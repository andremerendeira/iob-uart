==> flow/design.v <==
`timescale 1ns/1ps
module uart_core 
  (
   input                     clk,
   input                     rst,
   input                     rst_soft,
   input                     tx_en,
   input                     rx_en,
   input [7:0]               tx_data,
   output reg [7:0]          rx_data,
   output reg                tx_ready,
   output reg                rx_ready,
   input                     rxd,
   output                    txd,
   input                     cts,
   output reg                rts,
   input                     data_write_en,
   input                     data_read_en,
   input [16-1:0] bit_duration
   );
   wire       rst_int = rst | rst_soft;
   reg [1:0]  cts_int;
   always @(posedge clk) 
     cts_int <= {cts_int[0], cts};
   reg [9:0]  tx_pattern;  
   reg [3:0]  tx_bitcnt;
   reg [15:0] tx_cyclecnt;
   assign txd = tx_pattern[0];
   reg  [1:0] tx_pc;   
   always @(posedge clk, posedge rst_int)
     if(rst_int) begin 
        tx_pc <= 1'b0;
        tx_ready <= 1'b0;
        tx_pattern <= ~10'b0;
        tx_bitcnt <= 1'b0;
        tx_cyclecnt <= 1'b0;
     end else if(tx_en && cts_int[1]) begin
        tx_pc <= tx_pc + 1'b1;  
        case (tx_pc)
          0: begin  
             tx_ready <= 1'b1;
             tx_bitcnt <= 1'b0;
             tx_cyclecnt <= 1'b1;   
             tx_pattern <= ~9'b0;
             if(!data_write_en)
               tx_pc <= tx_pc;
             else
                tx_ready <= 1'b0;
          end
          1: begin  
             tx_pattern <= {1'b1, tx_data[7:0], 1'b0};  
          end
          2: begin  
             tx_pc <= tx_pc;  
             tx_cyclecnt <= tx_cyclecnt + 1'b1;  
             if (tx_cyclecnt == bit_duration)
               if (tx_bitcnt == 4'd9) begin  
                  tx_pc <= 1'b0;  
               end else begin 
                  tx_pattern <= tx_pattern >> 1;
                  tx_bitcnt <= tx_bitcnt + 1'b1;  
                  tx_cyclecnt <= 1'b1;
               end
          end
          default:;
        endcase
     end else begin              
        tx_pc <= 1'b0;
        tx_ready <= 1'b0;
        tx_pattern <= ~10'b0;
        tx_bitcnt <= 1'b0;
        tx_cyclecnt <= 1'b0;
     end
   reg [2:0] rx_pc;
   reg [15:0] rx_cyclecnt;
   reg [3:0]  rx_bitcnt;
   reg [7:0]  rx_pattern;
   always @(posedge clk, posedge rst_int) begin
      if (rst_int) begin
         rx_pc <= 1'b0;
         rx_cyclecnt <= 1'b1;
         rx_bitcnt <= 1'b0;
         rx_ready <= 1'b0;
         rts <= 1'b0;
      end else if(rx_en) begin
         rx_pc <= rx_pc + 1'b1;  
         case (rx_pc)
           0: begin  
              rts <= 1'b1;
              rx_ready <= 1'b0;
              rx_cyclecnt <= 1'b1;
              rx_bitcnt <= 1'b0;
              if (!rxd)  
                 rx_pc <= rx_pc;
           end
           1: begin  
              rx_cyclecnt <= rx_cyclecnt + 1'b1;
              if(rx_cyclecnt != bit_duration)
                 rx_pc <= rx_pc;
              else if(!rxd)  
                 rx_pc <= 1'b0;  
           end
           2: begin  
              rx_cyclecnt <= 1'b1;
              if (rxd)  
                 rx_pc <= rx_pc;
           end
           3: begin  
              rx_cyclecnt <= rx_cyclecnt + 1'b1;
              if(rx_cyclecnt != bit_duration/2)  
                 rx_pc <= rx_pc;
              else if(rxd)  
                rx_pc <= 1'b0;  
              else
                rx_cyclecnt <= 1'b1;
           end
           4: begin  
              rx_cyclecnt <= rx_cyclecnt + 1'b1;
              if (rx_cyclecnt == bit_duration) begin
                 rx_cyclecnt <= 1'b1;
                 rx_bitcnt <= rx_bitcnt + 1'b1;
                 rx_pattern <= {rxd, rx_pattern[7:1]};  
                 if (rx_bitcnt == 4'd8) begin  
                    rx_pattern <= rx_pattern;  
                    rx_data <= rx_pattern;  
                    rx_ready <= 1'b1;
                    rx_bitcnt <= 1'b0;
                    rx_pc <= 2'd2;
                 end else begin
                    rx_pc <= rx_pc;  
                 end 
              end else begin
                 rx_pc <= rx_pc;  
              end
           end
           default: ;
         endcase
         if (data_read_en) begin
            rx_ready <= 1'b0;
         end
      end else begin 
         rx_pc <= 1'b0;
         rx_cyclecnt <= 1'b1;
         rx_bitcnt <= 1'b0;
         rx_ready <= 1'b0;
      end
   end
endmodule
# Tool chain data of uart_core
# Tool output for the design above, in the order of the flow.
# Line numbers count from 1 in the design file above.
# Library cell names are shortened.
# Not given: -
# design
top_module,uart_core
clock,clk
library,sky130hd
pvt_corner,tt_025C_1v80

# Word-level counts
# Yosys after proc, flatten, opt, wreduce and memory -nomap, before mapping. Memory bits, and registers merged into a memory's read port (data or address), are not among the register bits. Print and check cells are not counted. Equal cells are merged and count once.
# word_totals
reg_bits,76
in_bits,33
# classes
n_addsub,6
equal,30
mux,44
n_logic,3
reduce_and_logical,13
# op_table
op,count
16-bit 2-to-1 mux,7
16-bit case mux with 4-bit select,1
16-bit by 1-bit adder with 16-bit output (second input constant),2
16-bit equality test,2
16-bit case mux with 2-bit select,1
3-bit inequality test (second input constant),10
10-bit case mux with 3-bit select,1
10-bit 2-to-1 mux,3
3-bit 2-to-1 mux,9
4-bit 2-to-1 mux,6
16-bit by 15-bit inequality test with 1-bit output,1
16-bit inequality test,1
4-bit case mux with 2-bit select,2
3-bit case mux with 5-bit select,1
3-bit AND reduction,4
5-bit AND reduction,2
4-bit by 1-bit adder with 4-bit output (second input constant),2
4-bit by 1-bit inequality test with 1-bit output (second input constant),2
4-bit equality test (second input constant),2
4-bit inequality test (second input constant),2
2-bit 2-to-1 mux,4
1-bit 2-to-1 mux,7
3-bit by 1-bit inequality test with 1-bit output (second input constant),2
3-bit by 2-bit equality test with 1-bit output (second input constant),2
6-bit AND reduction,1
5-bit by 2-bit inequality test with 1-bit output (second input constant),1
2-bit AND reduction,2
2-bit case mux with 2-bit select,1
# Other operator kinds: 14; their cells: 15.

# Logic depth
# Longest topological path by Yosys (ltp), each cell counted once; first at word level (registers and memories cut), then after technology mapping (sequential cells cut; the memories' decode and read muxes count).
# depth
word_depth,6
ABC_AREA,0
mapped_depth,9

# Synthesis result
# Yosys stat after the flow's synthesis: flattened, memories mapped to cells. It holds for the ABC_AREA given above (unset counts as 0); a run with the other value may have another netlist.
# synth_totals
cell_count,438
mapped_area_mm2,0.004423
seq_area_mm2,0.0019857
flip_flops,76
# by_type
cell,count
dfrtp_1,47
edfxtp_1,16
xnor2_1,52
dfstp_2,11
ha_1,16
nand2_1,32
nor2_1,32
o21ai_0,24
nand4_1,19
mux2_2,9
nand3_1,19
a21oi_1,18
a221o_1,8
xor2_1,8
and3_1,10
a31oi_1,9
inv_1,14
nand2b_1,7
# Not listed: further types 36, cells in them 87.

# Path before layout
# OpenSTA on the mapped netlist: ideal clock, no wires. The path of least setup slack (recovery checks aside). Input and output delay are each 20% of the period. Register names are those of the netlist, which keeps one name where synthesis merged equal registers.
# synth_path
path_kind,in2reg
startpoint,input rst
endpoint,register rx_data[0]
tclk_ns,4.79
in_delay_ns,0.958
setup_ns,0.373
t_first_pin_ns,0.958
arrival_ns,4.351
required_ns,4.417
setup_slack_ns,0.067
path_delay_ns,3.766
path_stages,3
n_path_buf,0
synth_period_reached_ns,4.723
# "path_delay_ns" is the arrival time less input delay plus setup time.
# "path_stages" counts driving pins, that of a launching flip-flop among them; a cell with two outputs on the path counts twice.
# "synth_period_reached_ns" is the clock period less the worst setup slack; recovery checks do not enter. This is arithmetic on one report: input and output delays are still those of the set period (20% each).
# Between the ends stands the longest chain of elaborated cells between them, by number of cells; it is not shown to be the way that was timed. Of several equally long chains one is given.
# Each line given opens the expression or statement behind the cell; cells for indexed reads and writes are added by Yosys, which also makes memories of some case tables.
# synth_via
path_cell_list,nor2_1 nand3_1 nor2_1
elab_chain_len,3
cone_cells,3
cone_lines,1
cone_classes,logic: 2; reduce/logical: 1
# synth_rtl
element,line,source
start: declaration,5,"input                     rst,"
1-bit OR,21,wire       rst_int = rst | rst_soft;
1-bit inverter,-,
5-bit AND reduction,-,
end: assignment,125,rx_data <= rx_pattern;
end: declaration,10,"output reg [7:0]          rx_data,"

# Path in the finished layout
# Path of least setup slack in the final report of entry B (OpenROAD, finished layout, wires in). Where an end is a register, its clock arrival counts in the times.
# layout_path
path_kind,in2reg
startpoint,input bit_duration[15]
endpoint,register rx_cyclecnt[3]
tclk_ns,9.45
in_delay_ns,1.89
setup_ns,0.15
t_first_pin_ns,1.89
arrival_ns,4.42
required_ns,9.65
setup_slack_ns,5.23
path_stages,7
n_path_buf,1
# Between the ends stands the longest chain of elaborated cells between them, by number of cells; it is not shown to be the way that was timed. Of several equally long chains one is given.
# A register here has more assigning lines than the two given.
# layout_via
path_cell_list,clkdlybuf4s50_1 xnor2_1 nand4_1 nor4_4 o221ai_1 nor2_1 o21ai_0
elab_chain_len,4
cone_cells,6
cone_lines,4
cone_classes,eq/ne: 2; mux: 4
# layout_rtl
element,line,source
start: declaration,19,input [16-1:0] bit_duration
16-bit equality test,119,if (rx_cyclecnt == bit_duration) begin
16-bit 2-to-1 mux,119,
16-bit case mux with 4-bit select,87,case (rx_pc)
16-bit 2-to-1 mux,85,end else if(rx_en) begin
end: assignment,97,rx_cyclecnt <= rx_cyclecnt + 1'b1;
end: assignment,109,rx_cyclecnt <= rx_cyclecnt + 1'b1;
end: declaration,75,reg [15:0] rx_cyclecnt;

==> runs of uart_core <==
2 stored runs of uart_core in the flow (synthesis by Yosys, layout by OpenROAD, sky130hd cells), in arbitrary order. Constraints: input delay and output delay 20% of the set period each, output load 0.01 pF.
"timing.achieved_period_ns" is the run's clock period less its worst setup slack. It is reckoned from that one timing run; input and output delays stay at 20% of the period that was set.
"worst_path_ns" is the time allowed to the run's worst setup path (the clock period less input and output delay, where it has them) less its slack. Clock arrival times count: a late capture clock shortens it, a late launch clock lengthens it.
By "total_power_uw" is meant OpenSTA's value without simulated activity: inputs other than the clock are taken to toggle once in ten clock periods, and the tool carries that through the logic.

Entry A, flow files:
==> flow/run.sh <==
#!/bin/bash
# the make line also repeats the synthesis and layout settings of config.mk as NAME=value (left out here)
make -C /OpenROAD-flow-scripts/flow DESIGN_CONFIG=/design/flow/config.mk WORK_HOME=/design/flow/orfs CLKGATE_MAP_FILE= finish
==> flow/config.mk <==
export PLATFORM = sky130hd
export DESIGN_NAME = uart_core
export DESIGN_NICKNAME = uart_core
export VERILOG_FILES = /design/flow/design.v
export SDC_FILE = /design/flow/constraint.sdc
export NUM_CORES = 4
export LEC_CHECK = 0
export ABC_AREA = 1
export CAP_MARGIN = 20
export CELL_PAD_IN_SITES_GLOBAL_PLACEMENT = 3
export CORE_ASPECT_RATIO = 0.69
export CORE_MARGIN = 7
export CORE_UTILIZATION = 62
export GPL_ROUTABILITY_DRIVEN = 0
export GPL_TIMING_DRIVEN = 0
export MAX_ROUTING_LAYER = met4
export PLACE_DENSITY = 0.82
export SETUP_SLACK_MARGIN = 1.1
export SLEW_MARGIN = 15
export TNS_END_PERCENT = 100
==> flow/constraint.sdc <==
create_clock -name core_clock -period 4.59 [get_ports {clk}]
set_input_delay 0.9180 -clock core_clock [delete_from_list [all_inputs] [get_ports {clk}]]
set_output_delay 0.9180 -clock core_clock [all_outputs]
set_load 0.01 [all_outputs]

Entry A: stopped before the end: placement reported GPL-0301

Entry B, flow files:
==> flow/run.sh <==
#!/bin/bash
# the make line also repeats the synthesis and layout settings of config.mk as NAME=value (left out here)
make -C /OpenROAD-flow-scripts/flow DESIGN_CONFIG=/design/flow/config.mk WORK_HOME=/design/flow/orfs CLKGATE_MAP_FILE= finish
==> flow/config.mk <==
export PLATFORM = sky130hd
export DESIGN_NAME = uart_core
export DESIGN_NICKNAME = uart_core
export VERILOG_FILES = /design/flow/design.v
export SDC_FILE = /design/flow/constraint.sdc
export NUM_CORES = 4
export LEC_CHECK = 0
export CAP_MARGIN = 20
export CORE_MARGIN = 2
export CORE_UTILIZATION = 40
export SLEW_MARGIN = 20
==> flow/constraint.sdc <==
create_clock -name core_clock -period 9.45 [get_ports {clk}]
set_input_delay 1.8900 -clock core_clock [delete_from_list [all_inputs] [get_ports {clk}]]
set_output_delay 1.8900 -clock core_clock [all_outputs]
set_load 0.01 [all_outputs]

==> results of entry B, as CSV <==
result,value
timing.hold.ws_ns,0.335
final_stdcell_area_mm2,0.0051587
worst_path_ns,2.33
timing.worst_path_kind,"in2reg"
die_area_mm2,0.0119148
total_power_uw,783.5
layout_utilization_pct,47.8
post_synth_area_mm2,0.004423
setup_worst_slack_ns,5.231
timing.achieved_period_ns,4.219
tns_ns,0.000
